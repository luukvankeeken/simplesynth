==> flow/design.v <==
`timescale 1ns / 1ps
module debounce (
    input  wire  clk,    
    input  wire  in,     
    output reg  out,    
    output reg onup    
    );
    reg sync_0, sync_1;
    always @(posedge clk) sync_0 <= in;
    always @(posedge clk) sync_1 <= sync_0;
    reg [19:0] cnt;   
    reg idle, max;
    always @(*) begin
        idle = (out == sync_1);
        max  = &cnt;
        onup = ~idle & max & out;
    end
    always @(posedge clk) begin
        if (idle) begin
            cnt <= 0;
        end else begin
            cnt <= cnt + 1;
            if (max) out <= ~out;
        end
    end
endmodule
`timescale 1ns / 1ps
module square_wave(
    input clk,
    input [27:0] half_wave_period,
    output reg wave_val
    );
    initial begin
        wave_val = 0;
    end
    reg [26:0] counter = 27'b0;
    always @(posedge clk) begin
        if (counter >= half_wave_period-1) begin
            wave_val = ~wave_val;
            counter = 0;
        end else begin
            counter <= counter + 1;
        end
    end
endmodule
`timescale 1ns / 1ps
module top(
    input clk,
    input [3:0] sw,
    input [3:0] btn,
    output led,
    output wire uart_tx_out
    );
    reg [7:0] wave_data;
    wire uart_ready;
    reg uart_start;
    wire wave_val;
    reg [27:0] half_wave_period;
    wire deb_btn0_up, deb_btn1_up, deb_btn2_up, deb_btn3_up;
    wire deb_btn0, deb_btn1, deb_btn2, deb_btn3;
    debounce deb_inst0 (.clk(clk), .in(btn[0]), .out(deb_btn0), .onup(deb_btn0_up));
    debounce deb_inst1 (.clk(clk), .in(btn[1]), .out(deb_btn1), .onup(deb_btn1_up));
    debounce deb_inst2 (.clk(clk), .in(btn[2]), .out(deb_btn2), .onup(deb_btn2_up));
    debounce deb_inst3 (.clk(clk), .in(btn[3]), .out(deb_btn3), .onup(deb_btn3_up));
    always @(posedge clk) begin
        casex ({sw[3:0], deb_btn3, deb_btn2, deb_btn1, deb_btn0})
            8'b00000001: half_wave_period <= 191_110;  
            8'b00000010: half_wave_period <= 180_388;  
            8'b00000100: half_wave_period <= 170_265;  
            8'b00001000: half_wave_period <= 160_705;  
            8'b00010001: half_wave_period <= 151_685;  
            8'b00010010: half_wave_period <= 143_172;  
            8'b00010100: half_wave_period <= 135_139;  
            8'b00011000: half_wave_period <= 127_551;  
            8'b001X0001: half_wave_period <= 120_395;  
            8'b001X0010: half_wave_period <= 113_636;  
            8'b001X0100: half_wave_period <= 107_259;  
            8'b001X1000: half_wave_period <= 101_239;  
            8'b01XX0001: half_wave_period <= 95_557;   
            8'b01XX0010: half_wave_period <= 90_192;   
            8'b01XX0100: half_wave_period <= 85_131;   
            8'b01XX1000: half_wave_period <= 80_354;   
            8'b1XXX0001: half_wave_period <= 75_843;   
            8'b1XXX0010: half_wave_period <= 71_586;   
            8'b1XXX0100: half_wave_period <= 67_568;   
            8'b1XXX1000: half_wave_period <= 63_776;   
            default: half_wave_period <= 28'hFFFFFFF;
        endcase
    end
    square_wave square_wave_inst (.clk(clk), .half_wave_period(half_wave_period), .wave_val(wave_val));
    assign led = wave_val;
    uart_tx_out_mod uart_tx_out_mod_inst (
        .clk(clk),                
        .data(wave_data),         
        .start(uart_start),       
        .ready(uart_ready),       
        .tx(uart_tx_out)              
    );
    always @(posedge clk) begin
        if (uart_ready) begin
            uart_start <= 1;   
        end else begin
            uart_start <= 0;   
        end
        wave_data <= {7'b0, wave_val};
    end
endmodule
`timescale 1ns / 1ps
module uart_tx_out_mod (
    input wire clk,            
    input wire [7:0] data,     
    input wire start,          
    output reg ready,          
    output reg tx              
);
    parameter BAUD_RATE = 115200;           
    parameter CLOCK_FREQ = 100_000_000;  
    localparam BAUD_COUNT = CLOCK_FREQ / BAUD_RATE;   
    reg [$clog2(BAUD_COUNT)-1:0] baud_cnt;   
    reg [3:0] bit_idx;                       
    reg [9:0] shift_reg;                     
    reg tx_active;                           
    always @(posedge clk) begin
        if (!tx_active) begin
            if (start) begin
                shift_reg <= {1'b1, data, 1'b0};   
                bit_idx <= 0;
                baud_cnt <= 0;
                tx_active <= 1;
                ready <= 0;   
            end else begin
                tx <= 1;   
                ready <= 1;   
            end
        end else begin
            if (baud_cnt == BAUD_COUNT - 1) begin
                tx <= shift_reg[0];   
                shift_reg <= shift_reg >> 1;   
                bit_idx <= bit_idx + 1;
                baud_cnt <= 0;
                if (bit_idx == 9) begin
                    tx_active <= 0;
                    ready <= 1;
                end
            end else begin
                baud_cnt <= baud_cnt + 1;   
            end
        end
    end
endmodule
# --- Step by step through the tools: top ---
# The steps from the RTL of top to its reports follow in flow order.
# Lines are those of the file above, counted from 1.
# Operators carry their Yosys type and port widths (W data, S select, Z words).
# Library cell names are shortened.
design:
  top: "top"
  clock_port: "clk"
  cell_library: "sky130hd"
  corner: "tt_025C_1v80"

# --- Word level ---
# Source: Yosys, flattened and elaborated, memories not mapped. Widths are those after wreduce. Registers that Yosys merges into a memory's read port (data or address) are not register bits. Print and check cells do not count. Equal cells are merged and count once.
word_totals:
  regBits: 177
  inputBits: 9
  output_inout_bits: 2
  wordCells: 104
op_classes:
  n_addsub: 8
  compare: 1
  eq_ne: 29
  n_mux: 22
  n_logic: 9
  reduce_logical: 8
op_table:
  columns: ["operator", "count"]
  rows:
  - ["$pmux W28 S20", 1]
  - ["$reduce_and A21 Y1", 4]
  - ["$add A20 B1 Y20 const B", 4]
  - ["$mux W10", 6]
  - ["$ge A27 B32 Y1", 1]
  - ["$eq A8 B5 Y1 const B", 4]
  - ["$sub A28 B1 Y29 const B", 1]
  - ["$eq A7 B5 Y1 const B", 4]
  - ["$add A27 B1 Y27 const B", 1]
  - ["$eq A6 B5 Y1 const B", 4]
  - ["$eq A5 B5 Y1 const B", 4]
  - ["$mux W1", 12]
  - ["$mux W4", 3]
  - ["$add A10 B1 Y10 const B", 1]
  - ["$eq A10 B10 Y1 const B", 1]
  - ["$not A1 Y1", 9]
  - ["$eq A8 B1 Y1 const B", 1]
  - ["$eq A8 B2 Y1 const B", 1]
  - ["$eq A8 B3 Y1 const B", 1]
  - ["$eq A8 B4 Y1 const B", 1]
  - ["$reduce_and A2 Y1", 3]
  - ["$eq A1 B1 Y1", 4]
  - ["$ne A2 B2 Y1 const B", 2]
  - ["$add A4 B1 Y4 const B", 1]
  - ["$eq A4 B4 Y1 const B", 1]
  - ["$ne A2 B1 Y1 const B", 1]
  - ["$reduce_bool A2 Y1", 1]

# --- Depth ---
# Yosys ltp: most cells in a row. Word level: on the elaborated netlist, between registers, memories and ports. Mapped: between sequential cells and ports; inverters and the memories' decode and read muxes count.
depth:
  word_depth: 4
  abc_area: 0
  ltp_mapped: 13

# --- Synthesis result ---
# The flow's flattened synthesis, as Yosys stat reports it; memories are mapped. The netlist is that of the ABC_AREA named above (0 if unset); the other value can give another one.
# The area totals of this step are shown rounded.
by_type:
  columns: ["cell", "count", "type_area_um2"]
  rows:
  - ["dfxtp_1", 137, 2742.63]
  - ["edfxtp_1", 31, 930.893]
  - ["xnor2_1", 67, 586.813]
  - ["ha_1", 36, 450.432]
  - ["xor2_1", 50, 437.92]
  - ["nor2_1", 115, 431.664]
  - ["nand2_1", 62, 232.723]
  - ["nand3_1", 44, 220.211]
  - ["nand4_1", 29, 181.424]
  - ["a211oi_1", 24, 180.173]
  - ["o21ai_0", 34, 170.163]
  - ["a21oi_1", 30, 150.144]
  - ["nor3_1", 29, 145.139]
  - ["and4_1", 13, 113.859]
  - ["inv_1", 29, 108.854]
  - ["or3_1", 17, 106.352]
  - ["nor4_1", 14, 87.584]
  - ["nor4_4", 4, 85.082]
# Other cell types: 56; their cells: 164.
mapped:
  mapped_cells: 929
  synth_area_um2: 8590
  sequential_area_um2: 3670
  ff_cells: 168
# The figures by module come from a second, unflattened synthesis with its own total; it is not the netlist above.
hier_totals:
  cells_unflattened: 931
  area_unflattened_um2: 8640
# Each row is one instance without its submodules.
modules:
  columns: ["mod", "n_inst", "cells", "area_um2", "seq_area_um2"]
  rows:
  - ["debounce", 4, 106, 981, 470]
  - ["square_wave", 1, 259, 2190, 571]
  - ["uart_tx_out_mod", 1, 102, 1310, 801]
  - ["top", 1, 146, 1230, 420]

# --- Worst setup path after synthesis ---
# OpenSTA on the mapped netlist: ideal clock, no wires. The path of least setup slack (recovery checks aside). Input and output delay are each 20% of the period. Register names are those of the netlist, which keeps one name where synthesis merged equal registers.
synth_path:
  kind: "register -> register"
  from: "register square_wave_inst.half_wave_period[4]"
  to: "register square_wave_inst.wave_val"
  period_ns: 4.16
  arrival_time_ns: 2.976
  required_ns: 3.869
  setup_slack_ns: 0.893
  path_delay_ns: 3.267
  stages: 12
  path_buffers: 1
  synth_period_reached_ns: 3.267
# "path_delay_ns" = arrival - input delay + setup time.
# "stages": output pins that drive a net of the path, with the launching flip-flop's if there is one; two outputs of one cell count as two.
# "synth_period_reached_ns" = period - worst setup slack (recovery checks aside). The figure is calculated, with input and output delays left at 20% of the set period.
# The rows between start and end are the longest chain of elaborated cells between them; the timing report does not say that the signal goes this way. Where chains are equally long, one stands for them.
# Each line given opens the expression or statement behind the cell; cells for indexed reads and writes are added by Yosys, which also makes memories of some case tables.
# At most two assigning lines are given for a register; there are more.
synth_via:
  path_cell_list: "dfxtp_1 -> nor4_1 -> nand2_1 -> or3_1 -> xor2_1 -> ha_1 -> and4_1 -> o211ai_1 -> o21a_1 -> o221ai_1 -> buf_2 -> a21o_1"
  elab_chain_cells: 2
  cells_between: 2
  lines_between: 1
synth_lines:
  columns: ["element", "line_no", "rtl"]
  rows:
  - ["from (decl)", 30, "input [27:0] half_wave_period,"]
  - ["from (assign)", 67, "8'b00000001: half_wave_period <= 191_110;"]
  - ["from (assign)", 68, "8'b00000010: half_wave_period <= 180_388;"]
  - ["$sub A28 B1 Y29", 38, "if (counter >= half_wave_period-1) begin"]
  - ["$ge A27 B32 Y1", 38, null]
  - ["to (assign)", 39, "wave_val = ~wave_val;"]
  - ["to (decl)", 31, "output reg wave_val"]

# --- Worst path after layout ---
# From the final timing report of flow run 1: the path of least setup slack in the routed layout; clock arrival at registers is part of the times.
layout_path:
  kind: "register -> register"
  from: "register square_wave_inst.half_wave_period[12]"
  to: "register square_wave_inst.counter[4]"
  period_ns: 2.91
  arrival_time_ns: 3.42
  required_ns: 3.23
  setup_slack_ns: -0.19
  stages: 13
  path_buffers: 2
# The rows between start and end are the longest chain of elaborated cells between them; the timing report does not say that the signal goes this way. Where chains are equally long, one stands for them.
# At most two assigning lines are given for a register; there are more.
layout_via:
  path_cell_list: "dfxtp_2 -> or4_4 -> nor3_4 -> nand2b_4 -> nor4_4 -> buf_4 -> nor2_1 -> ha_1 -> nand3_1 -> nor3_1 -> nor3b_4 -> buf_4 -> a211oi_1"
  elab_chain_cells: 2
  cells_between: 2
  lines_between: 1
layout_lines:
  columns: ["element", "line_no", "rtl"]
  rows:
  - ["from (decl)", 30, "input [27:0] half_wave_period,"]
  - ["from (assign)", 67, "8'b00000001: half_wave_period <= 191_110;"]
  - ["from (assign)", 68, "8'b00000010: half_wave_period <= 180_388;"]
  - ["$sub A28 B1 Y29", 38, "if (counter >= half_wave_period-1) begin"]
  - ["$ge A27 B32 Y1", 38, null]
  - ["to (assign)", 40, "counter = 0;"]
  - ["to (assign)", 42, "counter <= counter + 1;"]
  - ["to (decl)", 36, "reg [26:0] counter = 27'b0;"]

Memo
Re: implementation data of top

Measured data: module top, platform sky130hd, 2 stored runs of the flow under differing settings, order arbitrary. Input and output delays are each 20% of the period that was set; the output load is 0.01 pF.
By "achieved_clock_period_ns" is meant the clock period of the run minus its worst setup slack. This is arithmetic on one report: input and output delays are still those of the set period (20% each).
"worst_path_allowed_less_slack_ns" is the time allowed to the run's worst setup path (the clock period less input and output delay, where it has them) less its slack. Clock arrival times count: a late capture clock shortens it, a late launch clock lengthens it.
By "total_power_uw" is meant OpenSTA's value without simulated activity: inputs other than the clock are taken to toggle once in ten clock periods, and the tool carries that through the logic.
Measured values are rounded.

--- flow run 1 ---
==> flow/run.sh <==
#!/bin/bash
# the make line also repeats the synthesis and layout settings of config.mk as NAME=value (left out here)
make -C /OpenROAD-flow-scripts/flow DESIGN_CONFIG=/design/flow/config.mk WORK_HOME=/design/flow/orfs CLKGATE_MAP_FILE= finish
==> flow/config.mk <==
export PLATFORM = sky130hd
export DESIGN_NAME = top
export DESIGN_NICKNAME = top
export VERILOG_FILES = /design/flow/design.v
export SDC_FILE = /design/flow/constraint.sdc
export NUM_CORES = 4
export LEC_CHECK = 0
export CAP_MARGIN = 10
export CELL_PAD_IN_SITES_DETAIL_PLACEMENT = 1
export CELL_PAD_IN_SITES_GLOBAL_PLACEMENT = 2
export CORE_ASPECT_RATIO = 1.61
export CORE_MARGIN = 8
export CORE_UTILIZATION = 30
export CTS_CLUSTER_DIAMETER = 350
export HOLD_SLACK_MARGIN = -0.05
export MAX_ROUTING_LAYER = met4
export MIN_ROUTING_LAYER = met1
export PLACE_DENSITY = 0.69
export SETUP_SLACK_MARGIN = 0.39
export SLEW_MARGIN = 0
export TNS_END_PERCENT = 90
==> flow/constraint.sdc <==
create_clock -name core_clock -period 2.91 [get_ports {clk}]
set_input_delay 0.5820 -clock core_clock [delete_from_list [all_inputs] [get_ports {clk}]]
set_output_delay 0.5820 -clock core_clock [all_outputs]
set_load 0.01 [all_outputs]

==> results, as YAML <==
results:
  achieved_clock_period_ns: 3.101
  worst_path_allowed_less_slack_ns: 3.10
  critical_path_type: "register -> register"
  design_die_area_um2: 34400
  setupTns_ns: -4.17
  fin_ws_ns: -0.191
  fin_util_pct: 36.0
  worst_hold_slack_ns: 0.329
  post_synth_area_um2: 8590
  stdcell_area_um2: 10200
  total_power_uw: 5060

--- flow run 2 ---
==> flow/run.sh <==
#!/bin/bash
# the make line also repeats the synthesis and layout settings of config.mk as NAME=value (left out here)
make -C /OpenROAD-flow-scripts/flow DESIGN_CONFIG=/design/flow/config.mk WORK_HOME=/design/flow/orfs CLKGATE_MAP_FILE= finish
==> flow/config.mk <==
export PLATFORM = sky130hd
export DESIGN_NAME = top
export DESIGN_NICKNAME = top
export VERILOG_FILES = /design/flow/design.v
export SDC_FILE = /design/flow/constraint.sdc
export NUM_CORES = 4
export LEC_CHECK = 0
export ABC_AREA = 1
export CAP_MARGIN = 0
export CELL_PAD_IN_SITES_GLOBAL_PLACEMENT = 3
export CORE_MARGIN = 2
export CORE_UTILIZATION = 48
export GPL_ROUTABILITY_DRIVEN = 0
export MIN_ROUTING_LAYER = met1
export SETUP_SLACK_MARGIN = 0.46
export SLEW_MARGIN = 25
==> flow/constraint.sdc <==
create_clock -name core_clock -period 2.88 [get_ports {clk}]
set_input_delay 0.5760 -clock core_clock [delete_from_list [all_inputs] [get_ports {clk}]]
set_output_delay 0.5760 -clock core_clock [all_outputs]
set_load 0.01 [all_outputs]

==> results, as YAML <==
outcome: "did not finish, placement stopped with GPL-0301"
